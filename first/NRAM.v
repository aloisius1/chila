==> flow/design.v <==
module NRegisterE(input clk, input reset,
    input [7:0] io_D,
    output[7:0] io_Q,
    input  io_enable
);
  wire[7:0] T0;
  wire[7:0] T1;
  wire[7:0] T2;
  wire vbool_0;
  wire T3;
  reg[0:0] vectreg_0;
  wire T4;
  wire T5;
  wire T6;
  wire T7;
  wire T8;
  wire[6:0] T9;
  wire vbool_1;
  wire T10;
  reg[0:0] vectreg_1;
  wire T11;
  wire T12;
  wire T13;
  wire T14;
  wire T15;
  wire[5:0] T16;
  wire vbool_2;
  wire T17;
  reg[0:0] vectreg_2;
  wire T18;
  wire T19;
  wire T20;
  wire T21;
  wire T22;
  wire[4:0] T23;
  wire vbool_3;
  wire T24;
  reg[0:0] vectreg_3;
  wire T25;
  wire T26;
  wire T27;
  wire T28;
  wire T29;
  wire[3:0] T30;
  wire vbool_4;
  wire T31;
  reg[0:0] vectreg_4;
  wire T32;
  wire T33;
  wire T34;
  wire T35;
  wire T36;
  wire[2:0] T37;
  wire vbool_5;
  wire T38;
  reg[0:0] vectreg_5;
  wire T39;
  wire T40;
  wire T41;
  wire T42;
  wire T43;
  wire[1:0] T44;
  wire vbool_6;
  wire T45;
  reg[0:0] vectreg_6;
  wire T46;
  wire T47;
  wire T48;
  wire T49;
  wire T50;
  wire vbool_7;
  wire T51;
  reg[0:0] vectreg_7;
  wire T52;
  wire T53;
  wire T54;
  wire T55;
  wire T56;
  assign io_Q = T0;
  assign T0 = T1;
  assign T1 = T2;
  assign T2 = {T9, vbool_0};
  assign vbool_0 = T3;
  assign T3 = vectreg_0;
  assign T4 = reset | T5;
  assign T5 = T6 & io_enable;
  assign T6 = reset == 1'h0;
  assign T7 = T5 ? T8 : 1'h0;
  assign T8 = io_D[1'h0:1'h0];
  assign T9 = {T16, vbool_1};
  assign vbool_1 = T10;
  assign T10 = vectreg_1;
  assign T11 = reset | T12;
  assign T12 = T13 & io_enable;
  assign T13 = reset == 1'h0;
  assign T14 = T12 ? T15 : 1'h0;
  assign T15 = io_D[1'h1:1'h1];
  assign T16 = {T23, vbool_2};
  assign vbool_2 = T17;
  assign T17 = vectreg_2;
  assign T18 = reset | T19;
  assign T19 = T20 & io_enable;
  assign T20 = reset == 1'h0;
  assign T21 = T19 ? T22 : 1'h0;
  assign T22 = io_D[2'h2:2'h2];
  assign T23 = {T30, vbool_3};
  assign vbool_3 = T24;
  assign T24 = vectreg_3;
  assign T25 = reset | T26;
  assign T26 = T27 & io_enable;
  assign T27 = reset == 1'h0;
  assign T28 = T26 ? T29 : 1'h0;
  assign T29 = io_D[2'h3:2'h3];
  assign T30 = {T37, vbool_4};
  assign vbool_4 = T31;
  assign T31 = vectreg_4;
  assign T32 = reset | T33;
  assign T33 = T34 & io_enable;
  assign T34 = reset == 1'h0;
  assign T35 = T33 ? T36 : 1'h0;
  assign T36 = io_D[3'h4:3'h4];
  assign T37 = {T44, vbool_5};
  assign vbool_5 = T38;
  assign T38 = vectreg_5;
  assign T39 = reset | T40;
  assign T40 = T41 & io_enable;
  assign T41 = reset == 1'h0;
  assign T42 = T40 ? T43 : 1'h0;
  assign T43 = io_D[3'h5:3'h5];
  assign T44 = {vbool_7, vbool_6};
  assign vbool_6 = T45;
  assign T45 = vectreg_6;
  assign T46 = reset | T47;
  assign T47 = T48 & io_enable;
  assign T48 = reset == 1'h0;
  assign T49 = T47 ? T50 : 1'h0;
  assign T50 = io_D[3'h6:3'h6];
  assign vbool_7 = T51;
  assign T51 = vectreg_7;
  assign T52 = reset | T53;
  assign T53 = T54 & io_enable;
  assign T54 = reset == 1'h0;
  assign T55 = T53 ? T56 : 1'h0;
  assign T56 = io_D[3'h7:3'h7];
  always @(posedge clk) begin
    if(reset) begin
      vectreg_0 <= 1'h0;
    end else if(T4) begin
      vectreg_0 <= T7;
    end
    if(reset) begin
      vectreg_1 <= 1'h0;
    end else if(T11) begin
      vectreg_1 <= T14;
    end
    if(reset) begin
      vectreg_2 <= 1'h0;
    end else if(T18) begin
      vectreg_2 <= T21;
    end
    if(reset) begin
      vectreg_3 <= 1'h0;
    end else if(T25) begin
      vectreg_3 <= T28;
    end
    if(reset) begin
      vectreg_4 <= 1'h0;
    end else if(T32) begin
      vectreg_4 <= T35;
    end
    if(reset) begin
      vectreg_5 <= 1'h0;
    end else if(T39) begin
      vectreg_5 <= T42;
    end
    if(reset) begin
      vectreg_6 <= 1'h0;
    end else if(T46) begin
      vectreg_6 <= T49;
    end
    if(reset) begin
      vectreg_7 <= 1'h0;
    end else if(T52) begin
      vectreg_7 <= T55;
    end
  end
endmodule
module NRAM(input clk, input reset,
    input [7:0] io_Dbus,
    output[7:0] io_Qbus_0,
    output[7:0] io_Qbus_1,
    input [1:0] io_ENbus
);
  wire T0;
  wire T1;
  wire[7:0] NRegisterE_1_io_Q;
  wire[7:0] NRegisterE_0_io_Q;
  assign T0 = io_ENbus[1'h1:1'h1];
  assign T1 = io_ENbus[1'h0:1'h0];
  assign io_Qbus_1 = NRegisterE_1_io_Q;
  assign io_Qbus_0 = NRegisterE_0_io_Q;
  NRegisterE NRegisterE_0(.clk(clk), .reset(reset),
       .io_D( io_Dbus ),
       .io_Q( NRegisterE_0_io_Q ),
       .io_enable( T1 )
  );
  NRegisterE NRegisterE_1(.clk(clk), .reset(reset),
       .io_D( io_Dbus ),
       .io_Q( NRegisterE_1_io_Q ),
       .io_enable( T0 )
  );
endmodule
# ---- From RTL to reports: NRAM
# What the tools print for NRAM, step after step.
# Lines are those of the file above, counted from 1.
# Library cell names are shortened.
# A cell with n/a has no value.
dict set report setup {
  top_module {NRAM}
  clock {clk}
  library {sky130hd}
  corner {tt_025C_1v80}
}

# ---- Word level
# Counts by Yosys on the flattened word-level netlist (proc, flatten, opt, wreduce; memories kept). Register bits leave out memories and registers merged into their read ports (data or address); mux counts leave out enables and synchronous resets folded into registers. Print and check cells are left out. Cells with the same type and inputs are merged into one.
dict set report word_totals {
  ff_bits 16
}
dict set report classes {
  mux 16
  logic 5
}
# op n
set op_table {}
lappend op_table {{1-bit two-way mux} 16}
lappend op_table {{1-bit bitwise AND} 2}
lappend op_table {{1-bit bitwise OR} 2}
lappend op_table {{1-bit inverter} 1}

# ---- Logic depth
# Yosys ltp: most cells in a row. Word level: on the elaborated netlist, between registers, memories and ports. Mapped: between sequential cells and ports; inverters and the memories' decode and read muxes count.
dict set report logic_depth {
  word_depth 3
  ABC_AREA 0
  ltp_mapped 3
  ltp_nobuf 2
}

# ---- Synthesis result
# Yosys stat after the flow's synthesis: flattened, memories mapped to cells. It holds for the ABC_AREA given above (unset counts as 0); a run with the other value may have another netlist.
dict set report mapped {
  buffers 20
  mapped_cells 68
  flip_flops 16
  area_um2 699.4
  sequential_area_um2 320.3
}
# cell_type n area_total_um2
set types {}
lappend types {dfxtp_1 16 320.307}
lappend types {mux2i_1 16 160.154}
lappend types {buf_4 16 120.115}
lappend types {nor2_1 16 60.058}
lappend types {buf_6 3 33.782}
lappend types {clkbuf_2 1 5.005}
# By module: a second synthesis without flattening, with its own total; a netlist apart from the flattened one above.
dict set report hier_totals {
  cells_unflattened 68
  hier_area_um2 690.7
}
# Rows give one instance, submodules left out.
# module n_cells seq_area_um2 instances area_um2
set modules {}
lappend modules {NRegisterE 34 160.2 2 345.3}
lappend modules {NRAM 0 0.0 1 0.0}

# ---- Timing after synthesis
# OpenSTA on the mapped netlist: ideal clock, no wires. The path of least setup slack (recovery checks aside). Input and output delay are each 20% of the period. Register names are those of the netlist, which keeps one name where synthesis merged equal registers.
dict set report synth_path {
  path_type {input to register}
  startpoint {input port io_ENbus[0]}
  endpoint {register NRegisterE_0.vectreg_3}
  driving_pins 3
  t_arrival_ns 0.548
  slack_ns 0.406
  period_ns 1.07
  launch_ns 0.214
  setup_time_ns 0.116
  required_time_ns 0.954
  delay_ns 0.450
  synth_period_reached_ns 0.664
}
# "delay_ns" is the arrival time less input delay plus setup time.
# "driving_pins": output pins that drive a net of the path, with the launching flip-flop's if there is one; two outputs of one cell count as two.
# "synth_period_reached_ns" = period - worst setup slack (recovery checks aside). The figure is calculated, with input and output delays left at 20% of the set period.
# Between the ends stands the longest chain of elaborated cells between them, by number of cells; it is not shown to be the way that was timed. Of several equally long chains one is given.
# A line is the first line of the expression or statement that the cell stems from. Yosys adds cells for indexed reads and writes and turns some case tables into memories.
dict set report synth_between {
  cell_sequence {buf_6 > mux2i_1 > nor2_1}
  elab_chain_cells 2
}
# element line_no
set synth_rtl {}
lappend synth_rtl {{from (decl)} 192} ;# input [1:0] io_ENbus
lappend synth_rtl {{1-bit bitwise AND} 110} ;# assign T26 = T27 & io_enable;
lappend synth_rtl {{1-bit two-way mux} 112} ;# assign T28 = T26 ? T29 : 1'h0;
lappend synth_rtl {{to (assign)} 162} ;# vectreg_3 <= 1'h0;
lappend synth_rtl {{to (assign)} 164} ;# vectreg_3 <= T28;
lappend synth_rtl {{to (decl)} 38} ;# reg[0:0] vectreg_3;

# ---- Path in the finished layout
# Path of least setup slack in the final report of run 1 (OpenROAD, finished layout, wires in). Where an end is a register, its clock arrival counts in the times.
dict set report layout_path {
  path_type {register to output}
  startpoint {register NRegisterE_1.vectreg_5}
  endpoint {output port io_Qbus_1[5]}
  launch_ns 0.27
  driving_pins 2
  slack_ns -0.44
  period_ns 0.358
  t_arrival_ns 0.73
  required_time_ns 0.29
  output_delay_ns 0.07
}
dict set report layout_between {
  cell_sequence {dfxtp_2 > buf_6}
  elab_chain_cells 0
}
# element line_no
set layout_rtl {}
lappend layout_rtl {{from (decl)} 56} ;# reg[0:0] vectreg_5;
lappend layout_rtl {{from (assign)} 172} ;# vectreg_5 <= 1'h0;
lappend layout_rtl {{from (assign)} 174} ;# vectreg_5 <= T42;
lappend layout_rtl {{to (decl)} 191} ;# output[7:0] io_Qbus_1,

Lab notebook: NRAM

Record of 2 stored runs of the RTL-to-layout flow on NRAM, platform sky130hd. The runs are unordered. Constraints: input delay and output delay 20% of the set period each, output load 0.01 pF.
"totalPower_mw": no workload was simulated; the value follows from the tool's default switching activity.

[flow] run 1: files
==> flow/run.sh <==
#!/bin/bash
# the make line also repeats the synthesis and layout settings of config.mk as NAME=value (left out here)
make -C /OpenROAD-flow-scripts/flow DESIGN_CONFIG=/design/flow/config.mk WORK_HOME=/design/flow/orfs CLKGATE_MAP_FILE= finish
==> flow/config.mk <==
export PLATFORM = sky130hd
export DESIGN_NAME = NRAM
export DESIGN_NICKNAME = NRAM
export VERILOG_FILES = /design/flow/design.v
export SDC_FILE = /design/flow/constraint.sdc
export NUM_CORES = 4
export LEC_CHECK = 0
export CAP_MARGIN = 20
export CELL_PAD_IN_SITES_GLOBAL_PLACEMENT = 2
export CORE_ASPECT_RATIO = 0.65
export CORE_MARGIN = 2
export CORE_UTILIZATION = 31
export CTS_CLUSTER_SIZE = 45
export GPL_ROUTABILITY_DRIVEN = 1
export PLACE_DENSITY_LB_ADDON = 0.29
export SETUP_SLACK_MARGIN = -0.03
export SLEW_MARGIN = 20
==> flow/constraint.sdc <==
create_clock -name core_clock -period 0.358 [get_ports {clk}]
set_input_delay 0.0716 -clock core_clock [delete_from_list [all_inputs] [get_ports {clk}]]
set_output_delay 0.0716 -clock core_clock [all_outputs]
set_load 0.01 [all_outputs]

[flow] run 1: metrics
[metrics] synthArea_um2 = 699.4
[metrics] worstSetupSlack_ns = -0.443
[metrics] stdcell_area_um2 = 1017.2
[metrics] dieArea_um2 = 2661.0
[metrics] totalPower_mw = 3.628

[flow] run 2: files
==> flow/run.sh <==
#!/bin/bash
# the make line also repeats the synthesis and layout settings of config.mk as NAME=value (left out here)
make -C /OpenROAD-flow-scripts/flow DESIGN_CONFIG=/design/flow/config.mk WORK_HOME=/design/flow/orfs CLKGATE_MAP_FILE= finish
==> flow/config.mk <==
export PLATFORM = sky130hd
export DESIGN_NAME = NRAM
export DESIGN_NICKNAME = NRAM
export VERILOG_FILES = /design/flow/design.v
export SDC_FILE = /design/flow/constraint.sdc
export NUM_CORES = 4
export LEC_CHECK = 0
export CAP_MARGIN = 5
export CORE_MARGIN = 2
export CORE_UTILIZATION = 21
export GPL_TIMING_DRIVEN = 1
export MIN_ROUTING_LAYER = met2
export PLACE_DENSITY_LB_ADDON = 0.14
export SETUP_SLACK_MARGIN = 0.02
export SLEW_MARGIN = 25
==> flow/constraint.sdc <==
create_clock -name core_clock -period 0.797 [get_ports {clk}]
set_input_delay 0.1594 -clock core_clock [delete_from_list [all_inputs] [get_ports {clk}]]
set_output_delay 0.1594 -clock core_clock [all_outputs]
set_load 0.01 [all_outputs]

[flow] run 2: metrics
[metrics] synthArea_um2 = 699.4
[metrics] stdcell_area_um2 = 1016.0
[metrics] dieArea_um2 = 3808.1
[metrics] worstSetupSlack_ns = -0.101
[metrics] totalPower_mw = 1.748
